==> flow/design.v <==
`timescale 1ns / 1ps
module Clock_Delay#(
parameter WIDTH = 32,
parameter NUM_CLOCK = 3
)(
output[WIDTH-1:0] out,
input[WIDTH-1:0] in,
input clk, rst_n, start
    );
wire[WIDTH-1:0] temp[NUM_CLOCK-1:0];
genvar i;
generate
	for(i=0; i<NUM_CLOCK; i=i+1) begin : delay_gen
		if(i==0) nbit_dff#(WIDTH) ff(temp[i],in,clk,rst_n,start);
		else nbit_dff#(WIDTH) ff(temp[i],temp[i-1],clk,rst_n,start);
	end
endgenerate
assign out = temp[NUM_CLOCK-1];
endmodule
module dff(q,d,clk,reset_n,en);
output q;
input d;
input clk,reset_n,en;
reg temp;
always@(posedge clk or negedge reset_n) begin
if(!reset_n) temp<=1'b0;
    else if(en) temp<=d;
         else temp<=temp;
end
assign q = temp;
endmodule
module line_buffer(out,in,clk,reset_n,en);
parameter IMG_WIDTH=28;
parameter DATA_WIDTH=32;
output[DATA_WIDTH-1:0] out;
input[DATA_WIDTH-1:0] in;
input clk,reset_n,en;
wire[DATA_WIDTH-1:0] temp[0:IMG_WIDTH-1];
genvar i;
generate
for(i=0; i<IMG_WIDTH; i=i+1) begin :gen_ff
	if(i==0) nbit_dff#(DATA_WIDTH) inst(temp[i], in, clk, reset_n,en);
	else nbit_dff#(DATA_WIDTH) inst(temp[i], temp[i-1], clk, reset_n,en);
end
endgenerate
assign out = temp[IMG_WIDTH-1];
endmodule
`timescale 1ns / 1ps
module nbit_dff#(
parameter WIDTH = 32
)(
output[WIDTH-1:0] q,
input[WIDTH-1:0] d,
input clk,reset_n,en
    );
genvar i;
generate
   for(i=0; i<WIDTH; i=i+1) begin :gen_nbit_dff
	   dff inst_dff(q[i], d[i], clk, reset_n, en);
	end
endgenerate
endmodule
`timescale 1ns / 1ps
module SLB_counter2(
    output out,
    input clk,
    input rst_n,
    input start
    );
reg count_reg;
always@(posedge clk or negedge rst_n) begin
    if(!rst_n) count_reg <= 1'b0;
    else if(start) count_reg <= ~count_reg;
         else count_reg <= count_reg;
end
assign out = count_reg&start;
endmodule
`timescale 1ns / 1ps
module single_line_buffer#(
	parameter DATA_WIDTH = 32,
	parameter WIDTH_IMG = 26
)(
	 output [DATA_WIDTH-1:0] out0,
    output [DATA_WIDTH-1:0] out1,
    output [DATA_WIDTH-1:0] out2,
    output [DATA_WIDTH-1:0] out3,
    input [DATA_WIDTH-1:0] data,
    input clk,
    input rst_n,
	 input en
    );
reg[4:0] num_count;
assign out3 = data;
nbit_dff#(DATA_WIDTH) dff0(out2, out3, clk, rst_n, en);
line_buffer#(WIDTH_IMG,DATA_WIDTH) LB(out1, out3, clk, rst_n, en);
nbit_dff#(DATA_WIDTH) dff1(out0, out1, clk, rst_n, en);
endmodule
module max_pooling(
   input clk, rst_n, enable,
	input [31:0] input1,
	input [31:0] input2,
	input [31:0] input3,
	input [31:0] input4,
   output  [31:0] output_pool,
	output done
    );
	parameter initialMax = 32'b0;
	reg [31:0] tempOutput = 32'b0;
	wire done_sub1, done_sub2, done_sub3;
	wire[31:0] input1_s1, input2_s1, input3_s1, input4_s1;
	wire[31:0] sub_in3_s2, sub_in2_s2;
	wire[31:0] sub_out1, sub_out2, sub_out3;
	wire[31:0] sub_in2, sub_in3, output1;
	wire sign1, sign2, sign3;
	Clock_Delay#(32, 1) sync1(input1_s1, input1, clk, rst_n, enable);
	Clock_Delay#(32, 1) sync2(input2_s1, input2, clk, rst_n, enable);
	assign {sign1, sub_out1} = input1_s1 - input2_s1;
	assign sub_in2 = sign1?input2_s1:input1_s1;
	Clock_Delay#(32, 1) sync3(input3_s1, input3, clk, rst_n, enable);
	Clock_Delay#(32, 1) sync4(input4_s1, input4, clk, rst_n, enable);
	assign {sign2, sub_out2} = input3_s1 - input4_s1;
	assign sub_in3 = sign2?input4_s1:input3_s1;
	Clock_Delay#(32, 1) sync5(sub_in3_s2, sub_in3, clk, rst_n, enable);
	Clock_Delay#(32, 1) sync6(sub_in2_s2, sub_in2, clk, rst_n, enable);
	assign {sign3, sub_out3} = sub_in2_s2 - sub_in3_s2;
	assign output1 = sign3?sub_in3_s2:sub_in2_s2;
	Clock_Delay#(32, 1) sync7(output_pool, output1, clk, rst_n, enable);
	Clock_Delay#(1, 4) sync8(done, 1'b1, clk, rst_n, enable);
endmodule
`timescale 1ns / 1ps
module pool_counter#(
	parameter WIDTH_IMG = 26
)(
    output out,
    input clk,
    input rst_n,
    input start
    );
reg[5:0] count_reg;
always@(posedge clk or negedge rst_n) begin
    if(!rst_n) count_reg <= 'd0;
    else if(start) if(count_reg != 0) count_reg <= count_reg-1'b1;
                   else count_reg <= WIDTH_IMG*2-1;
         else count_reg <= count_reg;
end
assign out = (count_reg>=WIDTH_IMG)?1'b1:1'b0;
endmodule
`timescale 1ns / 1ps
module pooling_Block#(
	parameter DATA_WIDTH = 32,
	parameter WIDTH_IMG = 26
)(
	 output done,
    output [DATA_WIDTH-1:0] out,
    input [DATA_WIDTH-1:0] data,
    input clk,
    input rst_n,
    input en
    );
wire[DATA_WIDTH-1:0] out_SLB0, out_SLB1, out_SLB2, out_SLB3;
wire SLB_count1_done, SLB_count2_done, en_LB, en_counter2;
wire done_pool, valid_pool, valid_pool2, valid_pool3;
assign out1 = out_SLB0;
assign out2 = out_SLB1;
assign out3 = out_SLB2;
assign out4 = out_SLB3;
single_line_buffer#(DATA_WIDTH, WIDTH_IMG) SLB(out_SLB0, out_SLB1, out_SLB2, out_SLB3, data, clk, rst_n, en);
reg[5:0] count;
always@(posedge clk or negedge rst_n) begin
    if(!rst_n) count <= 'd0;
    else
        if(en) 
            if(count!=WIDTH_IMG) count <= count+1'b1;
            else count <= count;
        else count <= count;
end
assign SLB_count1_done = (count==WIDTH_IMG)?en:1'b0;
SLB_counter2 SLB_count2(SLB_count2_done, clk, rst_n, SLB_count1_done);
max_pooling pool(clk, rst_n, 1'b1, out_SLB0, out_SLB1, out_SLB2, out_SLB3, out, done_pool);
pool_counter#(WIDTH_IMG) counter(valid_pool, clk, rst_n, SLB_count1_done);
Clock_Delay#(1, 3) delay_valid2(valid_pool3,SLB_count2_done, clk, rst_n, 1'b1);
Clock_Delay#(1, 3) delay_valid(valid_pool2, valid_pool, clk, rst_n, 1'b1);
assign done = valid_pool3&valid_pool2;
endmodule
# == Reports on pooling_Block ==
# What the tools print for pooling_Block, step after step.
# Line numbers count from 1 in the design file above.
# Operators: Yosys type, input widths -> output width; for muxes data width and select width s.
# Not given: --
# setup
design,pooling_Block
clock_port,clk
cell_library,sky130hd
corner,tt_025C_1v80

# == Word level ==
# Yosys after proc, flatten, opt, wreduce and memory -nomap, before mapping. Enables and synchronous resets that opt folds into registers are not counted as muxes. Print and check cells are not counted. Equal cells are merged and count once.
# bits
register_bits,1107
out_inout_bits,33
elab_cells,1116
# op_classes
n_addsub,5
compare,1
equal,2
n_mux,6
logic,3
reduce_and_logical,2
# ops
cell,n
$sub 32x32->33,3
$mux 32,3
$add 6x1->6 const B,1
$sub 6x1->6 const B,1
$ge 6x5->1 const B,1
$eq 6x5->1 const B,1
$ne 6x5->1 const B,1
$reduce_bool 6->1,1
$mux 6,1
$and 1x1->1,2
$reduce_and 2->1,1
$mux 1,2
$not 1->1,1

# == Longest topological paths ==
# Yosys ltp: most cells in a row. Word level: on the elaborated netlist, between registers, memories and ports. Mapped: between sequential cells and ports; inverters and the memories' decode and read muxes count.
# logic_depth
ltp_word,3
ABC_AREA,0
depth_mapped,9
ltp_nobuf,8

# == After synthesis ==
# Yosys stat after the flow's synthesis: flattened, memories mapped to cells. It holds for the ABC_AREA given above (unset counts as 0); a run with the other value may have another netlist.
# Totals and module areas in this step are rounded.
# mapped
mapped_cells,2584
yosys_area_um2,41840
sequential_area_um2,27700
flip_flops,1107
# by_type
cell_type,n,type_area_um2
sky130_fd_sc_hd__dfrtp_1,1107,2.77E+04
sky130_fd_sc_hd__mux2_2,957,1.08E+04
sky130_fd_sc_hd__ha_1,98,1.23E+03
sky130_fd_sc_hd__inv_1,99,371.606
sky130_fd_sc_hd__clkbuf_1,90,337.824
sky130_fd_sc_hd__buf_4,32,240.23
sky130_fd_sc_hd__a21oi_1,35,175.168
sky130_fd_sc_hd__nand2_1,30,112.608
sky130_fd_sc_hd__nand4_1,15,93.84
sky130_fd_sc_hd__o21ai_0,16,80.077
sky130_fd_sc_hd__nor2_1,15,56.304
sky130_fd_sc_hd__xnor2_1,6,52.55
sky130_fd_sc_hd__and4_1,5,43.792
sky130_fd_sc_hd__xor2_1,4,35.034
sky130_fd_sc_hd__buf_6,3,33.782
sky130_fd_sc_hd__mux2_1,3,33.782
sky130_fd_sc_hd__a21o_1,4,30.029
sky130_fd_sc_hd__buf_2,6,30.029
# Not listed: further types 27, cells in them 59.
# The figures by module come from a second, unflattened synthesis with its own total; it is not the netlist above.
# hier_totals
cells_unflattened,2785
area_unflattened_um2,49710
# Rows give one instance, submodules left out.
# modules
mod,n_inst,n_cells,area_um2,mod_seq_area_um2
dff,1130,2,40.0,25.0
max_pooling,1,429,3526,0.0
pool_counter #(WIDTH_IMG=26),1,32,336.6,150.1
pooling_Block,1,29,320.3,150.1
single_line_buffer,1,32,240.2,0.0
SLB_counter2,1,3,41.3,25.0
Clock_Delay,2,0,0.0,0.0
line_buffer,1,0,0.0,0.0
Clock_Delay,1,0,0.0,0.0
Clock_Delay,7,0,0.0,0.0
nbit_dff #(WIDTH=1),10,0,0.0,0.0
nbit_dff #(WIDTH=32),35,0,0.0,0.0

# == Timing after synthesis ==
# OpenSTA on the mapped netlist: ideal clock, no wires. The path of least setup slack (recovery checks aside). Input and output delay are each 20% of the period. Register names are those of the netlist, which keeps one name where synthesis merged equal registers.
# synth_path
path_type,register -> register
startpoint,register pool.sync4.delay_gen[0].genblk1.ff.gen_nbit_dff[25].inst_dff.temp
endpoint,register pool.sync5.delay_gen[0].genblk1.ff.gen_nbit_dff[0].inst_dff.temp
period_ns,3.31
t_first_pin_ns,0.000
arrival_ns,2.334
required_ns,3.185
path_slack_ns,0.851
delay_ns,2.459
path_stages,9
period_less_setup_slack_ns,2.459
# "delay_ns" = arrival - input delay + setup time.
# "path_stages" counts driving pins, that of a launching flip-flop among them; a cell with two outputs on the path counts twice.
# "period_less_setup_slack_ns" = period - worst setup slack (recovery checks aside). The figure is calculated, with input and output delays left at 20% of the set period.
# Between the ends stands the longest chain of elaborated cells between them, by number of cells; it is not shown to be the way that was timed. Of several equally long chains one is given.
# Each line given opens the expression or statement behind the cell; cells for indexed reads and writes are added by Yosys, which also makes memories of some case tables.
# A register here has more assigning lines than the two given.
# synth_between
cell_sequence,sky130_fd_sc_hd__dfrtp_1 sky130_fd_sc_hd__inv_1 sky130_fd_sc_hd__ha_1 sky130_fd_sc_hd__a21o_1 sky130_fd_sc_hd__a221o_1 sky130_fd_sc_hd__a221o_1 sky130_fd_sc_hd__a211oi_4 sky130_fd_sc_hd__buf_6 sky130_fd_sc_hd__mux2_2
elab_chain_cells,2
# synth_lines
item,line,text
from (decl),24,reg temp;
from (assign),27,else if(en) temp<=d;
from (assign),28,else temp<=temp;
$sub 32x32->33,121,"assign {sign2, sub_out2} = input3_s1 - input4_s1;"
$mux 32,122,assign sub_in3 = sign2?input4_s1:input3_s1;
to (assign),27,
to (assign),28,
to (decl),24,

# == Worst path after layout ==
# From the final timing report of entry A: the path of least setup slack in the routed layout; clock arrival at registers is part of the times.
# layout_path
path_type,register -> register
startpoint,register pool.sync2.delay_gen[0].genblk1.ff.gen_nbit_dff[23].inst_dff.temp
endpoint,register pool.sync6.delay_gen[0].genblk1.ff.gen_nbit_dff[24].inst_dff.temp
period_ns,4.46
t_first_pin_ns,0.68
arrival_ns,3.55
required_ns,5.02
path_slack_ns,1.47
path_stages,10
# Between the ends stands the longest chain of elaborated cells between them, by number of cells; it is not shown to be the way that was timed. Of several equally long chains one is given.
# A register here has more assigning lines than the two given.
# layout_between
cell_sequence,sky130_fd_sc_hd__dfrtp_1 sky130_fd_sc_hd__inv_1 sky130_fd_sc_hd__ha_1 sky130_fd_sc_hd__a41oi_1 sky130_fd_sc_hd__o21ai_0 sky130_fd_sc_hd__a221oi_1 sky130_fd_sc_hd__o211ai_1 sky130_fd_sc_hd__a31oi_4 sky130_fd_sc_hd__buf_4 sky130_fd_sc_hd__mux2_2
elab_chain_cells,2
# layout_lines
item,line,text
from (decl),24,reg temp;
from (assign),27,else if(en) temp<=d;
from (assign),28,else temp<=temp;
$sub 32x32->33,117,"assign {sign1, sub_out1} = input1_s1 - input2_s1;"
$mux 32,118,assign sub_in2 = sign1?input2_s1:input1_s1;
to (assign),27,
to (assign),28,
to (decl),24,

# Design pooling_Block on sky130hd. What follows are 2 stored runs of the flow, each under its own settings; their order means nothing. The constraints put input and output delay at 20% of the set period each and load the outputs with 0.01 pF.
# By "timing.worst_path_ns" is meant the share of the clock period that the worst setup path is allowed (20% is reserved at inputs, 20% at outputs), minus its slack. Clock arrival times at its registers enter into it.
# Values from the reports are rounded here.
# Settings: - = not set for that run.
stored run,period_ns,CAP_MARGIN,CORE_MARGIN,CORE_UTILIZATION,SLEW_MARGIN,SETUP_SLACK_MARGIN,PLACE_DENSITY_LB_ADDON,CORE_ASPECT_RATIO,CELL_PAD_IN_SITES_DETAIL_PLACEMENT,GPL_ROUTABILITY_DRIVEN,CTS_CLUSTER_DIAMETER,die_um2,final_stdcell_area_um2,timing.worst_path_ns,timing.worst_path_kind,fin_tns_ns,timing.setup.ws_ns,yosys_chip_area_um2
entry A,4.46,20,2,40,20,-,-,-,-,-,-,107200,48030,2.99,register -> register,0.000,1.468,41840
entry B,3.19,20,2,67,40,-0.08,0.23,1.04,0,1,325,64470,47350,2.74,register -> register,0.000,0.451,41840
